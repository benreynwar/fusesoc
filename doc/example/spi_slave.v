==> flow/design.v <==
module spi_slave
  #(parameter INIT_VALUE = 8'd0)
   (
    input            clk,
    input            rst,
    input            sclk_i,
    input            mosi_i,
    output           miso_o = 1'b0,
    input            cs_n_i,
    output reg [7:0] gpio_o);
   reg     sclk_r;
   wire    sclk_edge = ~cs_n_i & sclk_r & ~sclk_i;
   reg [2:0] cnt;
   always @(posedge clk) begin
      sclk_r <= sclk_i;
      if (cs_n_i)
        cnt <= 3'd0;
      else if (sclk_edge) begin
         cnt <= cnt + 1'd1;
         gpio_o[cnt] <= mosi_i;
      end
      if (rst) begin
         cnt <= 3'd0;
         sclk_r <= 1'd1;
         gpio_o <= INIT_VALUE;
      end
   end
endmodule
From RTL to reports: spi_slave

Tool output for the design above, in the order of the flow.
Line numbers count from 1 in the design file above.
Operators carry their Yosys type and port widths (W data, S select, Z words).
Cell names lack the library's common part.
The mark - stands for no value.

Design top: spi_slave
Clock port: clk
Library: sky130hd
Corner: tt_025C_1v80

After elaboration

Counts by Yosys on the flattened word-level netlist (proc, flatten, opt, wreduce; memories kept). Register bits leave out memories and registers merged into their read ports (data or address); mux counts leave out enables and synchronous resets folded into registers. Print and check cells are left out. Cells with the same type and inputs are merged into one.

$add $sub $neg: 2
Shifts and indexed selects: 2
Bitwise operators: 7
Reduce/logical cells: 2

Operator list:

| kind                    | count |
| $shift A1 B4 Y8         | 1 |
| $shift A1 B4 Y8 const A | 1 |
| $and A8 B8 Y8           | 1 |
| $or A8 B8 Y8            | 1 |
| $not A8 Y8              | 1 |
| $neg A3 Y4              | 1 |
| $add A3 B1 Y3 const B   | 1 |
| $and A1 B1 Y1           | 2 |
| $not A1 Y1              | 2 |
| $reduce_and A2 Y1       | 1 |
| $reduce_or A2 Y1        | 1 |

Flip-flop bits (word level): 12
Input port bits: 5
Output and inout port bits: 9
Cells after elaboration: 16

Logic depth

Yosys ltp: most cells in a row. Word level: on the elaborated netlist, between registers, memories and ports. Mapped: between sequential cells and ports; inverters and the memories' decode and read muxes count.

Depth in word-level cells: 5
ABC_AREA: 0
Mapped depth: 5
Depth with buffers taken out: 5

Mapped cells and area

Yosys stat after the flow's synthesis: flattened, memories mapped to cells. It holds for the ABC_AREA given above (unset counts as 0); a run with the other value may have another netlist.

Cell count: 66
Synthesis area: 670.6 sq um
Sequential area: 240.2 sq um
Flip-flops: 12
Buffers: 3

Cells by type:

| type     | count | total area (sq um) |
| dfxtp_1  | 12    | 240.23 |
| ha_1     | 5     | 62.56 |
| a32o_1   | 4     | 40.038 |
| mux2i_1  | 3     | 30.029 |
| a41o_1   | 2     | 20.019 |
| nand3_1  | 4     | 20.019 |
| nor3_1   | 4     | 20.019 |
| nor3_2   | 2     | 20.019 |
| inv_1    | 5     | 18.768 |
| nor3b_4  | 1     | 18.768 |
| a311oi_1 | 2     | 17.517 |
| xnor2_1  | 2     | 17.517 |
| xor2_2   | 1     | 16.266 |
| nand2b_4 | 1     | 13.763 |
| buf_6    | 1     | 11.261 |
| nor4b_1  | 1     | 8.758 |
| xor2_1   | 1     | 8.758 |
| and2_2   | 1     | 7.507 |

Other cell types: 12; their cells: 14.

Path before layout

OpenSTA on the mapped netlist: ideal clock, no wires. The path of least setup slack (recovery checks aside). Input and output delay are each 20% of the period. Register names are those of the netlist, which keeps one name where synthesis merged equal registers.

Kind: register -> register
Start point: register cnt[0]
End point: register gpio_o[2]
Period: 1,810 ps
Library setup time: 117 ps
Time at the first pin: 0 ps
Data arrival time: 1,452 ps
Data required time: 1,693 ps
Setup slack: 241 ps
Delay of the path: 1,569 ps
Stages on the path: 6
Buffers on the path: 0
Synthesis period reached: 1,569 ps

"delay of the path" is the arrival time less input delay plus setup time.
"stages on the path" counts driving pins, that of a launching flip-flop among them; a cell with two outputs on the path counts twice.
"synthesis period reached" is the clock period less the worst setup slack; recovery checks do not enter. This is arithmetic on one report: input and output delays are still those of the set period (20% each).
The rows between start and end are the longest chain of elaborated cells between them; the timing report does not say that the signal goes this way. Where chains are equally long, one stands for them.
A line is the first line of the expression or statement that the cell stems from. Yosys adds cells for indexed reads and writes and turns some case tables into memories.
At most two assigning lines are given for a register; there are more.

Cells stage by stage: dfxtp_1 > inv_1 > ha_1 > xnor2_1 > nand3_1 > a32o_1
Length of the longest elaborated chain: 5
Elaborated cells between the ends (all ways): 6
RTL lines with such cells: 1
Those cells by class: add/sub: 1; shift: 2; logic: 3

Ends and longest elaborated chain, after synthesis:

| item            | line | source |
| from (decl)     | 13   | `reg [2:0] cnt;` |
| from (assign)   | 17   | `cnt <= 3'd0;` |
| from (assign)   | 19   | `cnt <= cnt + 1'd1;` |
| $neg A3 Y4      | 20   | `gpio_o[cnt] <= mosi_i;` |
| $shift A1 B4 Y8 | 20   |  |
| $not A8 Y8      | 20   |  |
| $and A8 B8 Y8   | 20   |  |
| $or A8 B8 Y8    | 20   |  |
| to (assign)     | 20   |  |
| to (assign)     | 25   | `gpio_o <= INIT_VALUE;` |
| to (decl)       | 10   | `output reg [7:0] gpio_o);` |

Worst path after layout

Path of least setup slack in the final report of run 2 (OpenROAD, finished layout, wires in). Where an end is a register, its clock arrival counts in the times.
The path's times are printed in steps of 10 ps; the period is the one set.

Kind: register -> register
Start point: register cnt[0]
End point: register gpio_o[1]
Period: 1,600 ps
Library setup time: 50 ps
Time at the first pin: 280 ps
Data arrival time: 1,590 ps
Data required time: 1,830 ps
Setup slack: 250 ps
Stages on the path: 6
Buffers on the path: 0

The rows between start and end are the longest chain of elaborated cells between them; the timing report does not say that the signal goes this way. Where chains are equally long, one stands for them.
At most two assigning lines are given for a register; there are more.

Cells stage by stage: dfxtp_4 > inv_4 > ha_4 > xor2_4 > nor3_2 > a41o_1
Length of the longest elaborated chain: 5
Elaborated cells between the ends (all ways): 6
RTL lines with such cells: 1
Those cells by class: add/sub: 1; shift: 2; logic: 3

Ends and longest elaborated chain, after layout:

| item            | line | source |
| from (decl)     | 13   | `reg [2:0] cnt;` |
| from (assign)   | 17   | `cnt <= 3'd0;` |
| from (assign)   | 19   | `cnt <= cnt + 1'd1;` |
| $neg A3 Y4      | 20   | `gpio_o[cnt] <= mosi_i;` |
| $shift A1 B4 Y8 | 20   |  |
| $not A8 Y8      | 20   |  |
| $and A8 B8 Y8   | 20   |  |
| $or A8 B8 Y8    | 20   |  |
| to (assign)     | 20   |  |
| to (assign)     | 25   | `gpio_o <= INIT_VALUE;` |
| to (decl)       | 10   | `output reg [7:0] gpio_o);` |

2 stored runs of spi_slave in the flow (synthesis by Yosys, layout by OpenROAD, sky130hd cells), in arbitrary order. Constraints: input delay and output delay 20% of the set period each, output load 0.01 pF.
By "achieved clock period" is meant the clock period of the run minus its worst setup slack. This is arithmetic on one report: input and output delays are still those of the set period (20% each).
"time of the worst setup path" is the time allowed to the run's worst setup path (the clock period less input and output delay, where it has them) less its slack. Clock arrival times count: a late capture clock shortens it, a late launch clock lengthens it.
"total power after layout" rests on the timing tool's default activity at the inputs, not on a simulated workload.
"time of the worst setup path" is given in steps of 10 ps.
A setting shown as - is not set for that run.
Among the results, - means that no value is shown for the run.

| name                                           | run 1 | run 2                |
| period_ns                                      | 1.84  | 1.6                  |
| CORE_UTILIZATION                               | 72    | 40                   |
| SETUP_SLACK_MARGIN                             | -0.11 | 0.32                 |
| PLACE_DENSITY_LB_ADDON                         | 0.13  | -                    |
| HOLD_SLACK_MARGIN                              | 0.25  | -                    |
| CORE_ASPECT_RATIO                              | 0.59  | -                    |
| CORE_MARGIN                                    | 2     | 2                    |
| TNS_END_PERCENT                                | 100   | -                    |
| GPL_TIMING_DRIVEN                              | 1     | -                    |
| CAP_MARGIN                                     | 20    | 20                   |
| SLEW_MARGIN                                    | 20    | 20                   |
| post-synthesis cell area (sq um)               | -     | 670.6                |
| die area (sq um)                               | -     | 2,020.0              |
| standard-cell area of the final layout (sq um) | -     | 984.7                |
| post-route utilization (%)                     | -     | 63.9                 |
| worst setup slack after layout (ps)            | -     | 246                  |
| sum of negative setup slack (ps)               | -     | 0                    |
| worst hold slack in the final report (ps)      | -     | 462                  |
| total power after layout (W)                   | -     | 0.0006672            |
| achieved clock period (ps)                     | -     | 1,354                |
| time of the worst setup path (ps)              | -     | 1,350                |
| critical path type                             | -     | register -> register |

Run 1: not finished: floorplanning ended with error PDN-0185
